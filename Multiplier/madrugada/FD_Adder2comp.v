==> flow/design.v <==
module FD_Adder2comp(a, b, 
                    clk, RESET,
                    loadAB, loadmagAB, comp_mag, comp_sinais, soma_sub, loadRES,
                    result
); 
    parameter N = 5;
    input [N-1:0] a, b;
    input wire clk, RESET,
               loadAB, loadmagAB, comp_mag, comp_sinais, soma_sub, loadRES;
    output reg [N:0] result;
    reg [1:0] operacao;
    reg sinal_a, sinal_b, sinal_soma;
    reg [N-1:0] A, B, mag_soma;
    reg [N-2:0] maior, menor, mag_a, mag_b;
    always @(posedge clk) begin
        if (loadAB) begin
                sinal_a <= a[N-1];
                sinal_b <= b[N-1];
                A <= a;
                B <= b;
        end
        else if (loadmagAB) begin
                if (sinal_a == 0) begin
                    mag_a <= A[N-2:0];
                end
                else begin
                    mag_a <= (~a[N-2:0]) + 1;  
                end
                if (sinal_b == 0) begin
                    mag_b <= B[N-2:0];
                end
                else begin
                    mag_b <= (~b[N-2:0]) + 1;
                end
        end
        else if (comp_mag) begin
                if(mag_a > mag_b)begin
                    maior <= mag_a;
                    menor <= mag_b;
                end 
                else begin
                    maior <= mag_b;
                    menor <= mag_a;
                end
        end
        else if(comp_sinais) begin
            if ( (sinal_a == 0) & (sinal_a == sinal_b) ) begin  
                operacao <= 0;
                sinal_soma <= 0; 
            end
            else if ( (sinal_a == 1) & (sinal_a == sinal_b) ) begin  
                operacao <= 1;
                sinal_soma <= 1;
            end
            else if( ((sinal_a == 0) & (mag_a > mag_b)) | ((sinal_b == 0) & (mag_b > mag_a)) ) begin  
                operacao <= 2;
                sinal_soma <= 0;
            end
            else begin   
                operacao <= 3;
                sinal_soma <= 1;
            end
    end
        else if(soma_sub)  
            case(operacao)
                0: begin
                    mag_soma <= maior + menor;  
                end
                1: begin
                    mag_soma <= maior + menor;  
                end
                2: begin
                    mag_soma <= maior - menor;  
                end
                3: begin
                    mag_soma <= menor - maior;  
                end
            endcase
        else if (loadRES) begin
            result <= {sinal_soma,mag_soma};   
        end
    end
endmodule
From RTL to reports: FD_Adder2comp
Tool output for the design above, in the order of the flow.
Lines are those of the file above, counted from 1.
Cell names lack the library's common part.
The mark -- stands for no value.
- design top: FD_Adder2comp
- clock: clk
- cell library: sky130hd
- corner: tt_025C_1v80

Word-level counts
Counts by Yosys on the flattened word-level netlist (proc, flatten, opt, wreduce; memories kept). Register bits leave out memories and registers merged into their read ports (data or address). Print and check cells are left out.
- noted register bits after elaboration: 40
- latch bits: 0
- noted memory bits (writable): 0
- noted bits in read-only memories: 0
- noted word width x clocked read ports: 0
- memories: 0
- output and inout bits at 6
- cells after elaboration: 55
- add/subtract/negate cells at 5
- noted multipliers: 0
- noted divide/modulo/power cells: 0
- order comparisons: 2
- eq/ne operators at 4
- shifts and indexed selects at 0
- noted mux-type cells: 9
- bitwise operators at 14
- reduce/logical cells at 8
- operators with widths (kind ; count):
    2-to-1 mux 4 bit ; 4
    case mux 5 bit (select 3 bit) ; 1
    subtractor 4 x 4 -> 5 bit ; 2
    adder 4 x 1 -> 4 bit with constant B ; 2
    > comparator 4 bit ; 2
    NOT 4 bit ; 2
    NOT 1 bit ; 7
    AND reduction 6 bit ; 1
    adder 4 x 4 -> 5 bit ; 1
    AND reduction 5 bit ; 1
    AND 1 bit ; 4
    == test 2 bit with constant B ; 2
    OR reduction 2 bit ; 2
    AND reduction 4 bit ; 1
    2-to-1 mux 1 bit ; 4
    AND reduction 3 bit ; 1
    == test 2 x 1 -> 1 bit with constant B ; 1
    zero test 2 bit ; 1
    AND reduction 2 bit ; 1
    == test 1 bit ; 1
    bitwise OR 1 bit ; 1

Logic depth
Yosys ltp: most cells in a row. Word level: on the elaborated netlist, between registers, memories and ports. Mapped: between sequential cells and ports; inverters and the memories' decode and read muxes count.
- noted depth in word-level cells: 5
- ABC_AREA: 0
- noted depth in mapped cells: 9
- gate-level depth less buffers: 9

After synthesis
Source: synth_stat.txt of the flow (Yosys; design flattened, memories mapped). It holds for the ABC_AREA given above (unset counts as 0); a run with the other value may have another netlist.
- noted mapped cells: 163
- synthesis area at 2172.1 µm²
- noted sequential area: 1181.1 µm²
- mapped flip-flops at 40
- buffers: 2
- cell types (cell ; count ; area in all (µm²)):
    edfxtp_1 ; 38 ; 1.14E+03
    ha_1 ; 19 ; 237.728
    mux2_2 ; 15 ; 168.912
    inv_1 ; 23 ; 86.333
    xnor2_1 ; 6 ; 52.55
    dfxtp_1 ; 2 ; 40.038
    fa_1 ; 2 ; 40.038
    a21oi_1 ; 5 ; 25.024
    nand2b_1 ; 4 ; 25.024
    nor3_1 ; 4 ; 20.019
    a21oi_4 ; 1 ; 16.266
    o21ai_4 ; 1 ; 16.266
    a21boi_0 ; 2 ; 15.014
    nor2_1 ; 4 ; 15.014
    o21ai_0 ; 3 ; 15.014
    nor2b_4 ; 1 ; 13.763
    and2_1 ; 2 ; 12.512
    nand2_2 ; 2 ; 12.512
Other cell types: 26; their cells: 29.

Timing after synthesis
Source: OpenSTA report_checks on the synthesized netlist (no wires, ideal clock, input and output delay 20% of the period each), path of least setup slack; recovery checks are left aside. Register names are those of the netlist, which keeps one name where synthesis merged equal registers.
- kind: register -> register
- start point: register maior[1]
- end point: register mag_soma[4]
- clock period at 2.17 ns
- library setup time: 0.259 ns
- noted launch time at the first pin: 0.000 ns
- arrival at 2.069 ns
- noted setup slack: -0.158 ns
- delay of the path: 2.328 ns
- stages on the path: 9
- synthesis period reached: 2.328 ns
"delay of the path" is the arrival time less input delay plus setup time.
"stages on the path": output pins that drive a net of the path, with the launching flip-flop's if there is one; two outputs of one cell count as two.
"synthesis period reached" is the clock period less the worst setup slack; recovery checks do not enter. This is arithmetic on one report: input and output delays are still those of the set period (20% each).
The rows between start and end are the longest chain of elaborated cells between them; the timing report does not say that the signal goes this way. Where chains are equally long, one stands for them.
A line is the first line of the expression or statement that the cell stems from. Yosys adds cells for indexed reads and writes and turns some case tables into memories.
A register here has more assigning lines than the two given.
- cells stage by stage: edfxtp_1 -> inv_1 -> ha_1 -> mux2_2 -> fa_1 -> nand2b_1 -> a21boi_0 -> nor3_1 -> o31a_1
- noted length of the longest elaborated chain: 2
- ends and longest elaborated chain, post-synthesis (item ; RTL line ; source):
    start, declared ; 14 ; reg [N-2:0] maior, menor, mag_a, mag_b;
    start, assigned ; 38 ; maior <= mag_a;
    start, assigned ; 42 ; maior <= mag_b;
    subtractor 4 x 4 -> 5 bit ; 76 ; mag_soma <= menor - maior;
    case mux 5 bit (select 3 bit) ; 65 ; case(operacao)
    end, assigned ; 67 ; mag_soma <= maior + menor;
    end, assigned ; 70 ; mag_soma <= maior + menor;
    end, declared ; 13 ; reg [N-1:0] A, B, mag_soma;

Worst path after layout
From the final timing report of run A: the path of least setup slack in the routed layout; clock arrival at registers is part of the times.
- kind: register -> register
- start point: register maior[1]
- end point: register mag_soma[4]
- clock period at 3.41 ns
- library setup time: 0.25 ns
- noted launch time at the first pin: 0.28 ns
- arrival at 2.57 ns
- noted setup slack: 0.89 ns
- stages on the path: 9
The rows between start and end are the longest chain of elaborated cells between them; the timing report does not say that the signal goes this way. Where chains are equally long, one stands for them.
A register here has more assigning lines than the two given.
- cells stage by stage: edfxtp_1 -> inv_1 -> ha_1 -> mux2_2 -> fa_1 -> nand2b_1 -> a21boi_0 -> nor3_1 -> o31a_1
- noted length of the longest elaborated chain: 2
- ends and longest elaborated chain, after layout (item ; RTL line ; source):
    start, declared ; 14 ; reg [N-2:0] maior, menor, mag_a, mag_b;
    start, assigned ; 38 ; maior <= mag_a;
    start, assigned ; 42 ; maior <= mag_b;
    subtractor 4 x 4 -> 5 bit ; 76 ; mag_soma <= menor - maior;
    case mux 5 bit (select 3 bit) ; 65 ; case(operacao)
    end, assigned ; 67 ; mag_soma <= maior + menor;
    end, assigned ; 70 ; mag_soma <= maior + menor;
    end, declared ; 13 ; reg [N-1:0] A, B, mag_soma;

Below are 2 stored runs of the flow (Yosys, OpenROAD; platform sky130hd) on FD_Adder2comp, each with its settings and what was measured, unordered. Constraints: input delay and output delay 20% of the set period each, output load 0.01 pF.
By "period reached" is meant the clock period of the run minus its worst setup slack. This is arithmetic on one report: input and output delays are still those of the set period (20% each).
By "time of the worst setup path" is meant the share of the clock period that the worst setup path is allowed (20% is reserved at inputs, 20% at outputs), minus its slack. Clock arrival times at its registers enter into it.
By "total design power" is meant OpenSTA's value without simulated activity: inputs other than the clock are taken to toggle once in ten clock periods, and the tool carries that through the logic.

Run A

==> flow/run.sh <==
#!/bin/bash
# the make line also repeats the synthesis and layout settings of config.mk as NAME=value (left out here)
make -C /OpenROAD-flow-scripts/flow DESIGN_CONFIG=/design/flow/config.mk WORK_HOME=/design/flow/orfs CLKGATE_MAP_FILE= finish
==> flow/config.mk <==
export PLATFORM = sky130hd
export DESIGN_NAME = FD_Adder2comp
export DESIGN_NICKNAME = FD_Adder2comp
export VERILOG_FILES = /design/flow/design.v
export SDC_FILE = /design/flow/constraint.sdc
export NUM_CORES = 4
export LEC_CHECK = 0
export CAP_MARGIN = 20
export CELL_PAD_IN_SITES_DETAIL_PLACEMENT = 1
export CORE_MARGIN = 2
export CORE_UTILIZATION = 23
export PLACE_DENSITY_LB_ADDON = 0.1
export SLEW_MARGIN = 20
==> flow/constraint.sdc <==
create_clock -name core_clock -period 3.41 [get_ports {clk}]
set_input_delay 0.6820 -clock core_clock [delete_from_list [all_inputs] [get_ports {clk}]]
set_output_delay 0.6820 -clock core_clock [all_outputs]
set_load 0.01 [all_outputs]

Measured in run A:
- noted the mapped cell area after synthesis: 2172.1 µm²
- die area at 10237.4 µm²
- standard-cell area after routing at 2648.8 µm²
- utilization: 28.8%
- setup slack of the critical path: 0.885 ns
- noted the setup total negative slack: 0.000 ns
- worst-case hold slack: 0.430 ns
- total design power: 1160 µW
- period reached: 2.525 ns
- noted the time of the worst setup path: 2.52 ns
- type of the worst setup path: register -> register

Run B

==> flow/run.sh <==
#!/bin/bash
# the make line also repeats the synthesis and layout settings of config.mk as NAME=value (left out here)
make -C /OpenROAD-flow-scripts/flow DESIGN_CONFIG=/design/flow/config.mk WORK_HOME=/design/flow/orfs CLKGATE_MAP_FILE= finish
==> flow/config.mk <==
export PLATFORM = sky130hd
export DESIGN_NAME = FD_Adder2comp
export DESIGN_NICKNAME = FD_Adder2comp
export VERILOG_FILES = /design/flow/design.v
export SDC_FILE = /design/flow/constraint.sdc
export NUM_CORES = 4
export LEC_CHECK = 0
export CAP_MARGIN = 20
export CORE_MARGIN = 2
export CORE_UTILIZATION = 32
export GPL_TIMING_DRIVEN = 1
export HOLD_SLACK_MARGIN = 0.2
export MAX_ROUTING_LAYER = met5
export MIN_ROUTING_LAYER = met2
export PLACE_DENSITY_LB_ADDON = 0.29
export SETUP_SLACK_MARGIN = 0.67
export SLEW_MARGIN = 20
export TNS_END_PERCENT = 85
==> flow/constraint.sdc <==
create_clock -name core_clock -period 2.35 [get_ports {clk}]
set_input_delay 0.4700 -clock core_clock [delete_from_list [all_inputs] [get_ports {clk}]]
set_output_delay 0.4700 -clock core_clock [all_outputs]
set_load 0.01 [all_outputs]

Measured in run B:
- noted the mapped cell area after synthesis: 2172.1 µm²
- die area at 7462.4 µm²
- standard-cell area after routing at 2855.2 µm²
- utilization: 42.7%
- setup slack of the critical path: 0.157 ns
- noted the setup total negative slack: 0.000 ns
- worst-case hold slack: 0.421 ns
- total design power: 1613 µW
- period reached: 2.193 ns
- noted the time of the worst setup path: 2.19 ns
- type of the worst setup path: register -> register
